==> flow/design.v <==
module divider_400bit (
    input wire clk,
    input wire rst,
    input wire start,
    input wire [399:0] dividend,
    input wire [7:0] divisor,
    output reg [399:0] quotient,
    output reg done
);
    reg [7:0] residue;     
    reg [5:0] index;        
    reg working;            
    reg [15:0] current;     
    always @(posedge clk or posedge rst) begin
        if (rst) begin
            quotient <= 400'd0;
            residue <= 8'd0;
            index <= 0;
            working <= 0;
            done <= 0;
        end else begin
            if (start && !working) begin
                quotient <= 400'd0;
                residue <= 8'd0;
                index <= 0;
                working <= 1;
                done <= 0;
            end else if (working) begin
                current = {residue, dividend[399 - 8*index -: 8]};
                quotient[399 - 8*index -: 8] <= current / divisor;
                residue <= current % divisor;   
                if (index == 49) begin
                    working <= 0;
                    done <= 1;
                end else begin
                    index <= index + 1;
                end
            end else begin
                done <= 0;
            end
        end
    end
endmodule
# ---- Tool chain data of divider_400bit
# What the tools print for divider_400bit, step after step.
# Lines are those of the file above, counted from 1.
# Operators carry their Yosys type and port widths (W data, S select, Z words).
# Not given: -
dict set report design {
  top {divider_400bit}
  clk_port {clk}
  lib {sky130hd}
  pvt_corner {tt_025C_1v80}
}

# ---- After elaboration
# Source: Yosys, flattened and elaborated, memories not mapped. Widths are those after wreduce. Registers that Yosys merges into a memory's read port (data or address) are not register bits. Print and check cells do not count. Equal cells are merged and count once.
dict set report word_totals {
  rom_bits 0
  inputBits 411
  register_bits 416
  clocked_rd_ports_x_width 0
  out_inout_bits 401
  latch_bits 0
  ram_bits 0
  n_memories 0
  elab_cells 38
}
dict set report classes {
  cmp 0
  n_eq 3
  div 2
  multipliers 0
  n_shift 3
  reduce_logical 4
  n_mux 13
  n_addsub 5
  bitwise 3
}
# cell count
set ops {}
lappend ops {{$mux W400} 2}
lappend ops {{$shiftx A400 B32 Y8} 1}
lappend ops {{$and A400 B400 Y400} 1}
lappend ops {{$or A400 B400 Y400} 1}
lappend ops {{$not A400 Y400} 1}
lappend ops {{$shift A8 B33 Y400} 1}
lappend ops {{$shift A8 B33 Y400 const A} 1}
lappend ops {{$div A16 B8 Y16} 1}
lappend ops {{$mod A16 B8 Y16} 1}
lappend ops {{$neg A32 Y33} 1}
lappend ops {{$mux W6} 3}
lappend ops {{$mux W8} 2}
lappend ops {{$sub A11 B5 Y12 const B} 1}
lappend ops {{$add A10 B2 Y11 const B} 1}
lappend ops {{$sub A9 B9 Y10 const A} 1}
lappend ops {{$add A6 B1 Y6 const B} 1}
lappend ops {{$eq A6 B6 Y1 const B} 1}
lappend ops {{$mux W1} 6}
lappend ops {{$ne A3 B1 Y1 const B} 1}
lappend ops {{$ne A2 B2 Y1 const B} 1}
lappend ops {{$reduce_and A2 Y1} 1}
lappend ops {{$reduce_bool A2 Y1} 1}
lappend ops {{$logic_and A1 B1 Y1} 1}
lappend ops {{$logic_not A1 Y1} 1}

# ---- Depth
# Depth = most cells in a row (Yosys ltp): at word level without a register or memory, in the mapped netlist without a sequential cell, where the memories' decode and read muxes count.
dict set report logic_depth {
  word_depth 10
  abc_area 0
  depth_mapped 159
  ltp_nobuf 147
}

# ---- Netlist
# The flow's flattened synthesis, as Yosys stat reports it; memories are mapped. The netlist is that of the ABC_AREA named above (0 if unset); the other value can give another one.
dict set report synth_totals {
  mapped_cells 3049
  mapped_area_um2 26845.7
  buf_cells 180
  ffs 416
}
# cell_type count area_total_um2
set by_type {}
lappend by_type {sky130_fd_sc_hd__dfrtp_1 416 1.04E+04}
lappend by_type {sky130_fd_sc_hd__mux4_2 102 2.3E+03}
lappend by_type {sky130_fd_sc_hd__nand2_1 604 2.27E+03}
lappend by_type {sky130_fd_sc_hd__o21ai_0 409 2.05E+03}
lappend by_type {sky130_fd_sc_hd__ha_1 114 1.43E+03}
lappend by_type {sky130_fd_sc_hd__a21oi_1 229 1.15E+03}
lappend by_type {sky130_fd_sc_hd__nor2_1 257 964.675}
lappend by_type {sky130_fd_sc_hd__clkbuf_1 133 499.229}
lappend by_type {sky130_fd_sc_hd__mux2i_1 44 440.422}
lappend by_type {sky130_fd_sc_hd__mux2_2 35 394.128}
lappend by_type {sky130_fd_sc_hd__o21a_1 47 352.838}
lappend by_type {sky130_fd_sc_hd__o31ai_1 46 345.331}
lappend by_type {sky130_fd_sc_hd__nor3_1 57 285.274}
lappend by_type {sky130_fd_sc_hd__nand3_1 55 275.264}
lappend by_type {sky130_fd_sc_hd__xnor2_1 30 262.752}
lappend by_type {sky130_fd_sc_hd__o311ai_1 23 201.443}
lappend by_type {sky130_fd_sc_hd__xor2_1 22 192.685}
lappend by_type {sky130_fd_sc_hd__inv_1 51 191.434}
# Other cell types: 81; their cells: 375.

# ---- Path before layout
# OpenSTA on the mapped netlist: ideal clock, no wires. The path of least setup slack (recovery checks aside). Input and output delay are each 20% of the period. Register names are those of the netlist, which keeps one name where synthesis merged equal registers.
dict set report synth_timing {
  kind {input-to-reg}
  startpoint {in divisor[0]}
  endpoint {reg residue[4]}
  period_ns 41.4
  t_arrival_ns 38.172
  driving_pins 147
  t_required_ns 41.274
  path_delay_ns 30.018
  path_slack_ns 3.102
  n_path_buf 10
  synth_period_reached_ns 38.298
}
# "path_delay_ns" = arrival - input delay + setup time.
# "driving_pins": output pins that drive a net of the path, with the launching flip-flop's if there is one; two outputs of one cell count as two.
# "synth_period_reached_ns" is the clock period less the worst setup slack; recovery checks do not enter. This is arithmetic on one report: input and output delays are still those of the set period (20% each).
# Between the ends stands the longest chain of elaborated cells between them, by number of cells; it is not shown to be the way that was timed. Of several equally long chains one is given.
# A line is the first line of the expression or statement that the cell stems from. Yosys adds cells for indexed reads and writes and turns some case tables into memories.
# A register here has more assigning lines than the two given.
dict set report synth_via {
  cell_sequence {sky130_fd_sc_hd__inv_1 -> sky130_fd_sc_hd__ha_1 -> sky130_fd_sc_hd__o21ba_2 -> sky130_fd_sc_hd__nand2_1 -> sky130_fd_sc_hd__mux2_2 -> sky130_fd_sc_hd__ha_1 -> sky130_fd_sc_hd__or4b_1 -> sky130_fd_sc_hd__o311ai_0 -> sky130_fd_sc_hd__a211oi_1 -> sky130_fd_sc_hd__ha_1 -> sky130_fd_sc_hd__o211ai_1 -> sky130_fd_sc_hd__a211oi_2 -> sky130_fd_sc_hd__mux2i_1 -> sky130_fd_sc_hd__inv_1 -> sky130_fd_sc_hd__ha_1 -> sky130_fd_sc_hd__or3_1 -> sky130_fd_sc_hd__o22a_1 -> sky130_fd_sc_hd__nand2_1 -> [111 not listed] -> sky130_fd_sc_hd__and4bb_1 -> sky130_fd_sc_hd__buf_4 -> sky130_fd_sc_hd__mux2_2 -> sky130_fd_sc_hd__ha_1 -> sky130_fd_sc_hd__nor2b_1 -> sky130_fd_sc_hd__o21ai_0 -> sky130_fd_sc_hd__a21oi_1 -> sky130_fd_sc_hd__o21ai_0 -> sky130_fd_sc_hd__inv_1 -> sky130_fd_sc_hd__o21ai_0 -> sky130_fd_sc_hd__nand2_1 -> sky130_fd_sc_hd__a21oi_1 -> sky130_fd_sc_hd__inv_1 -> sky130_fd_sc_hd__a311o_1 -> sky130_fd_sc_hd__nor3_1 -> sky130_fd_sc_hd__o2111a_1 -> sky130_fd_sc_hd__nor3_1 -> sky130_fd_sc_hd__a311o_1}
  elab_chain_cells 3
}
# item line
set synth_rtl {}
lappend synth_rtl {{from (decl)} 6} ;# input wire [7:0] divisor,
lappend synth_rtl {{$mod A16 B8 Y16} 31} ;# residue <= current % divisor;
lappend synth_rtl {{$mux W8} 28} ;# end else if (working) begin
lappend synth_rtl {{$mux W8} 22} ;# if (start && !working) begin
lappend synth_rtl {{to (assign)} 24} ;# residue <= 8'd0;
lappend synth_rtl {{to (assign)} 31}
lappend synth_rtl {{to (decl)} 10} ;# reg [7:0] residue;

# ---- Timing after layout
# Path of least setup slack in the final report of flow run 2 (OpenROAD, finished layout, wires in). Where an end is a register, its clock arrival counts in the times.
dict set report layout_timing {
  kind {input-to-reg}
  startpoint {in divisor[7]}
  endpoint {reg quotient[16]}
  driving_pins 149
  n_path_buf 14
  t_arrival_ns 45.64
  path_slack_ns 7.31
  period_ns 52.5
  t_required_ns 52.94
}
# Between the ends stands the longest chain of elaborated cells between them, by number of cells; it is not shown to be the way that was timed. Of several equally long chains one is given.
# Lines with a computed index may be missing from the assigning lines.
dict set report layout_via {
  cell_sequence {sky130_fd_sc_hd__clkdlybuf4s50_1 -> sky130_fd_sc_hd__or4_4 -> sky130_fd_sc_hd__nor3_2 -> sky130_fd_sc_hd__nand2_1 -> sky130_fd_sc_hd__mux2_2 -> sky130_fd_sc_hd__ha_1 -> sky130_fd_sc_hd__or4b_1 -> sky130_fd_sc_hd__o311ai_0 -> sky130_fd_sc_hd__a211oi_1 -> sky130_fd_sc_hd__ha_1 -> sky130_fd_sc_hd__o211ai_1 -> sky130_fd_sc_hd__a211oi_2 -> sky130_fd_sc_hd__mux2i_1 -> sky130_fd_sc_hd__inv_1 -> sky130_fd_sc_hd__ha_1 -> sky130_fd_sc_hd__or3_1 -> sky130_fd_sc_hd__o22a_1 -> sky130_fd_sc_hd__and2_1 -> [113 not listed] -> sky130_fd_sc_hd__mux2i_1 -> sky130_fd_sc_hd__inv_1 -> sky130_fd_sc_hd__fa_1 -> sky130_fd_sc_hd__nor2b_1 -> sky130_fd_sc_hd__o21ai_0 -> sky130_fd_sc_hd__a21oi_1 -> sky130_fd_sc_hd__o21ai_0 -> sky130_fd_sc_hd__inv_1 -> sky130_fd_sc_hd__o21ai_0 -> sky130_fd_sc_hd__nand2_1 -> sky130_fd_sc_hd__a21oi_1 -> sky130_fd_sc_hd__inv_1 -> sky130_fd_sc_hd__a311o_1 -> sky130_fd_sc_hd__nor3_2 -> sky130_fd_sc_hd__o2111ai_2 -> sky130_fd_sc_hd__nand2_4 -> sky130_fd_sc_hd__clkbuf_4 -> sky130_fd_sc_hd__o311ai_1}
  elab_chain_cells 5
}
# item line
set layout_rtl {}
lappend layout_rtl {{from (decl)} 6} ;# input wire [7:0] divisor,
lappend layout_rtl {{$div A16 B8 Y16} 30} ;# quotient[399 - 8*index -: 8] <= current / divisor;
lappend layout_rtl {{$shift A8 B33 Y400} 30}
lappend layout_rtl {{$or A400 B400 Y400} 30}
lappend layout_rtl {{$mux W400} 28} ;# end else if (working) begin
lappend layout_rtl {{$mux W400} 22} ;# if (start && !working) begin
lappend layout_rtl {{to (assign)} 16} ;# quotient <= 400'd0;
lappend layout_rtl {{to (assign)} 23} ;# quotient <= 400'd0;
lappend layout_rtl {{to (decl)} 7} ;# output reg [399:0] quotient,

FLOW RESULTS
============

Module divider_400bit, platform sky130hd: 2 stored runs of the flow (Yosys, OpenROAD) with differing settings, in no particular order. Input and output delays are each 20% of the period that was set; the output load is 0.01 pF.
"achievedPeriod_ns" is the run's clock period less its worst setup slack. It is reckoned from that one timing run; input and output delays stay at 20% of the period that was set.

[flow] flow run 1: files
==> flow/run.sh <==
#!/bin/bash
# the make line also repeats the synthesis and layout settings of config.mk as NAME=value (left out here)
make -C /OpenROAD-flow-scripts/flow DESIGN_CONFIG=/design/flow/config.mk WORK_HOME=/design/flow/orfs CLKGATE_MAP_FILE= finish
==> flow/config.mk <==
export PLATFORM = sky130hd
export DESIGN_NAME = divider_400bit
export DESIGN_NICKNAME = divider_400bit
export VERILOG_FILES = /design/flow/design.v
export SDC_FILE = /design/flow/constraint.sdc
export NUM_CORES = 4
export LEC_CHECK = 0
export CAP_MARGIN = 25
export CELL_PAD_IN_SITES_GLOBAL_PLACEMENT = 2
export CORE_MARGIN = 2
export CORE_UTILIZATION = 67
export CTS_CLUSTER_DIAMETER = 142
export CTS_CLUSTER_SIZE = 97
export GPL_ROUTABILITY_DRIVEN = 0
export HOLD_SLACK_MARGIN = 0.1
export PLACE_DENSITY_LB_ADDON = 0.02
export SETUP_SLACK_MARGIN = 3.36
export SLEW_MARGIN = 20
export TNS_END_PERCENT = 95
==> flow/constraint.sdc <==
create_clock -name core_clock -period 40.5 [get_ports {clk}]
set_input_delay 8.1000 -clock core_clock [delete_from_list [all_inputs] [get_ports {clk}]]
set_output_delay 8.1000 -clock core_clock [all_outputs]
set_load 0.01 [all_outputs]

[flow] flow run 1: stopped before the end: placement reported FLW-0024

[flow] flow run 2: files
==> flow/run.sh <==
#!/bin/bash
# the make line also repeats the synthesis and layout settings of config.mk as NAME=value (left out here)
make -C /OpenROAD-flow-scripts/flow DESIGN_CONFIG=/design/flow/config.mk WORK_HOME=/design/flow/orfs CLKGATE_MAP_FILE= finish
==> flow/config.mk <==
export PLATFORM = sky130hd
export DESIGN_NAME = divider_400bit
export DESIGN_NICKNAME = divider_400bit
export VERILOG_FILES = /design/flow/design.v
export SDC_FILE = /design/flow/constraint.sdc
export NUM_CORES = 4
export LEC_CHECK = 0
export CAP_MARGIN = 20
export CORE_MARGIN = 8
export CORE_UTILIZATION = 28
export CTS_CLUSTER_DIAMETER = 210
export GPL_TIMING_DRIVEN = 0
export MAX_ROUTING_LAYER = met4
export MIN_ROUTING_LAYER = met2
export PLACE_DENSITY = 0.49
export SETUP_SLACK_MARGIN = 5.0
export SLEW_MARGIN = 30
export TNS_END_PERCENT = 5
==> flow/constraint.sdc <==
create_clock -name core_clock -period 52.5 [get_ports {clk}]
set_input_delay 10.5000 -clock core_clock [delete_from_list [all_inputs] [get_ports {clk}]]
set_output_delay 10.5000 -clock core_clock [all_outputs]
set_load 0.01 [all_outputs]

[flow] flow run 2: metrics
[metrics] setupTns_ns = 0.000
[metrics] synth_area_um2 = 26845.7
[metrics] achievedPeriod_ns = 45.192
[metrics] timing.hold.ws_ns = 0.475
[metrics] ws_setup_ns = 7.308
[metrics] die_um2 = 106041.0
[metrics] fin_util_frac = 0.408
