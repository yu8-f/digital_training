==> flow/design.v <==
`timescale 1ns / 1ps
module convert_to_10 (
    input wire clk,
    input wire rst,
    input wire start,
    input wire [399:0] binary,
    output reg [3:0] decimal,   
    output reg valid,           
    output reg done
);
    reg [399:0] shift_reg;
    reg [7:0] count;   
    reg active;
    always @(posedge clk) begin
        if (rst) begin
            shift_reg <= 0;
            decimal <= 0;
            count <= 0;
            done <= 0;
            valid <= 0;
            active <= 0;
        end else if (start) begin
            shift_reg <= binary;
            decimal <= 0;
            count <= 0;
            done <= 0;
            valid <= 0;
            active <= 1;
        end else if (active) begin
            if (count < 150) begin
                decimal <= shift_reg[395:392];
                shift_reg[399:392] = 8'h00;
                shift_reg <= (shift_reg << 3) + (shift_reg << 1);
                count <= count + 1;
                valid <= 1;   
                done <= 0;    
            end else begin
                valid <= 0;   
                done <= 1;
                active <= 0;
            end
        end else begin
            valid <= 0;   
            done <= 0;
        end
    end
endmodule
# Tool chain data of convert_to_10
# The steps from the RTL of convert_to_10 to its reports follow in flow order.
# Line numbers count from 1 in the design file above.
# Operators: Yosys type, input widths -> output width; for muxes data width and select width s.
# Cell names lack the library's common part.
# A cell with -- has no value.
# design
top	convert_to_10
clock	clk
cell_library	sky130hd
pvt_corner	tt_025C_1v80

# Word level
# Counts by Yosys on the flattened word-level netlist (proc, flatten, opt, wreduce; memories kept). Register bits leave out memories and registers merged into their read ports (data or address). Print and check cells are left out. Cells with the same type and inputs are merged into one.
# word_totals
ff_bits	411
in_bits	403
# op_classes
reduce_logical	6
muxes	10
add_sub_neg	2
logic	1
compare	1
# ops
op	n
$mux 392	3
$add 395x393->396	1
$mux 4	3
$add 8x1->8 const B	1
$lt 8x8->1 const B	1
$reduce_and 2->1	2
$reduce_bool 2->1	2
$mux 1	4
$reduce_or 3->1	1
$reduce_or 2->1	1
$not 1->1	1

# Logic depth
# Depth = most cells in a row (Yosys ltp): at word level without a register or memory, in the mapped netlist without a sequential cell, where the memories' decode and read muxes count.
# depth
ltp_word	4
ABC_AREA	0
depth_mapped	17
ltp_nobuf	16

# Mapped cells and area
# Source: synth_stat.txt of the flow (Yosys; design flattened, memories mapped). It holds for the ABC_AREA given above (unset counts as 0); a run with the other value may have another netlist.
# synth_totals
stdcells	7703
yosys_area_um2	50465.9
sequential_area_um2	8227.9
flip_flops	411
# types
cell	n
dfxtp_1	411
a21oi_1	1260
ha_1	391
nand2_1	1114
o21ai_0	696
nor2_1	830
xnor2_1	226
nand4_1	275
a21o_1	196
clkbuf_1	367
xor2_1	137
o21bai_1	147
nor3_1	165
o211a_1	82
nand3_1	118
o21a_1	69
and3_1	77
a31oi_1	76
# Other cell types: 89; their cells: 1066.

# Worst setup path after synthesis
# Path of least setup slack by OpenSTA after synthesis, without wires, with an ideal clock, recovery checks aside; 20% of the period is set as input and as output delay. Where synthesis merged equal registers, the netlist keeps one of their names.
# synth_path
kind	register -> register
from	reg shift_reg[0]
to	reg shift_reg[385]
path_buffers	0
delay_ns	3.954
path_stages	17
path_slack_ns	2.006
t_arrival_ns	3.822
period_ns	5.96
setup_time_ns	0.132
synth_period_reached_ns	3.954
# "delay_ns" is the arrival time less input delay plus setup time.
# "path_stages" counts driving pins, that of a launching flip-flop among them; a cell with two outputs on the path counts twice.
# "synth_period_reached_ns" is the clock period less the worst setup slack; recovery checks do not enter. This is arithmetic on one report: input and output delays are still those of the set period (20% each).
# The rows between start and end are the longest chain of elaborated cells between them; the timing report does not say that the signal goes this way. Where chains are equally long, one stands for them.
# Each line given opens the expression or statement behind the cell; cells for indexed reads and writes are added by Yosys, which also makes memories of some case tables.
# At most two assigning lines are given for a register; there are more.
# synth_via
path_cell_list	dfxtp_1 -> ha_1 -> fa_1 -> a211oi_2 -> o21ai_1 -> a211o_1 -> o221a_2 -> o2111a_1 -> nor4b_4 -> o221ai_2 -> a21oi_2 -> o21ai_2 -> a211oi_4 -> or4_1 -> a21oi_1 -> a2111oi_1 -> nor3_1
elab_chain_cells	4
cells_between	4
lines_between	4
# synth_rtl
item	line_no	source
start: assignment	23	shift_reg <= binary;
start: assignment	33	shift_reg <= (shift_reg << 3) + (shift_reg << 1);
$add 395x393->396	33
$mux 392	30	if (count < 150) begin
$mux 392	29	end else if (active) begin
$mux 392	22	end else if (start) begin
end: assignment	23
end: assignment	33

# Path in the finished layout
# Path of least setup slack in the final report of run A (OpenROAD, finished layout, wires in). Where an end is a register, its clock arrival counts in the times.
# layout_path
kind	register -> register
from	reg shift_reg[163]
to	reg shift_reg[260]
period_ns	3.19
path_slack_ns	-2.40
t_arrival_ns	6.23
path_buffers	8
setup_time_ns	0.07
path_stages	22
# The rows between start and end are the longest chain of elaborated cells between them; the timing report does not say that the signal goes this way. Where chains are equally long, one stands for them.
# At most two assigning lines are given for a register; there are more.
# layout_via
path_cell_list	dfxtp_1 -> ha_1 -> nand2_1 -> buf_4 -> o21bai_1 -> buf_4 -> a21oi_2 -> buf_4 -> o21bai_1 -> a221oi_4 -> a2111oi_4 -> buf_4 -> a31oi_4 -> buf_4 -> buf_6 -> buf_6 -> buf_6 -> xnor2_2 -> nand2_1 -> a21oi_1 -> a21oi_1 -> nor2_1
elab_chain_cells	4
cells_between	4
lines_between	4
# layout_rtl
item	line_no	source
start: assignment	23	shift_reg <= binary;
start: assignment	33	shift_reg <= (shift_reg << 3) + (shift_reg << 1);
$add 395x393->396	33
$mux 392	30	if (count < 150) begin
$mux 392	29	end else if (active) begin
$mux 392	22	end else if (start) begin
end: assignment	23
end: assignment	33

Design convert_to_10 on sky130hd. What follows are 2 stored runs of the flow, each under its own settings; their order means nothing. The constraints put input and output delay at 20% of the set period each and load the outputs with 0.01 pF.
"period_less_ws_ns" means the clock period less the worst setup slack. The figure is calculated, with input and output delays left at 20% of the set period.
"worst_path_ns" is the time allowed to the run's worst setup path (the clock period less input and output delay, where it has them) less its slack. Clock arrival times count: a late capture clock shortens it, a late launch clock lengthens it.
"fin_power_mw": no workload was simulated; the value follows from the tool's default switching activity.

Run A, flow files:
==> flow/run.sh <==
#!/bin/bash
# the make line also repeats the synthesis and layout settings of config.mk as NAME=value (left out here)
make -C /OpenROAD-flow-scripts/flow DESIGN_CONFIG=/design/flow/config.mk WORK_HOME=/design/flow/orfs CLKGATE_MAP_FILE= finish
==> flow/config.mk <==
export PLATFORM = sky130hd
export DESIGN_NAME = convert_to_10
export DESIGN_NICKNAME = convert_to_10
export VERILOG_FILES = /design/flow/design.v
export SDC_FILE = /design/flow/constraint.sdc
export NUM_CORES = 4
export LEC_CHECK = 0
export CAP_MARGIN = 10
export CELL_PAD_IN_SITES_DETAIL_PLACEMENT = 1
export CELL_PAD_IN_SITES_GLOBAL_PLACEMENT = 0
export CORE_ASPECT_RATIO = 1.34
export CORE_MARGIN = 2
export CORE_UTILIZATION = 26
export CTS_CLUSTER_DIAMETER = 207
export GPL_ROUTABILITY_DRIVEN = 1
export HOLD_SLACK_MARGIN = 0.21
export PLACE_DENSITY = 0.72
export SLEW_MARGIN = 20
==> flow/constraint.sdc <==
create_clock -name core_clock -period 3.19 [get_ports {clk}]
set_input_delay 0.6380 -clock core_clock [delete_from_list [all_inputs] [get_ports {clk}]]
set_output_delay 0.6380 -clock core_clock [all_outputs]
set_load 0.01 [all_outputs]

==> results of run A, as CSV <==
result,value
final_setup_ws_ns,-2.397
worst_path_ns,5.59
worst_setup_path_type,"register -> register"
post_synth_area_um2,50465.9
fin_power_mw,26.844
die_area_um2,197677.0
finalCellArea_um2,90182.7
period_less_ws_ns,5.587
util_frac,0.467
setup_tns_ns,-417.691
worst_hold_slack_ns,0.430

Run B, flow files:
==> flow/run.sh <==
#!/bin/bash
# the make line also repeats the synthesis and layout settings of config.mk as NAME=value (left out here)
make -C /OpenROAD-flow-scripts/flow DESIGN_CONFIG=/design/flow/config.mk WORK_HOME=/design/flow/orfs CLKGATE_MAP_FILE= finish
==> flow/config.mk <==
export PLATFORM = sky130hd
export DESIGN_NAME = convert_to_10
export DESIGN_NICKNAME = convert_to_10
export VERILOG_FILES = /design/flow/design.v
export SDC_FILE = /design/flow/constraint.sdc
export NUM_CORES = 4
export LEC_CHECK = 0
export CAP_MARGIN = 20
export CORE_MARGIN = 2
export CORE_UTILIZATION = 40
export SLEW_MARGIN = 20
==> flow/constraint.sdc <==
create_clock -name core_clock -period 3.73 [get_ports {clk}]
set_input_delay 0.7460 -clock core_clock [delete_from_list [all_inputs] [get_ports {clk}]]
set_output_delay 0.7460 -clock core_clock [all_outputs]
set_load 0.01 [all_outputs]

==> results of run B, as CSV <==
result,value
final_setup_ws_ns,-0.910
worst_path_ns,4.64
worst_setup_path_type,"register -> register"
post_synth_area_um2,50465.9
fin_power_mw,21.189
die_area_um2,129021.0
finalCellArea_um2,85135.4
period_less_ws_ns,4.640
util_frac,0.679
setup_tns_ns,-128.548
worst_hold_slack_ns,0.426
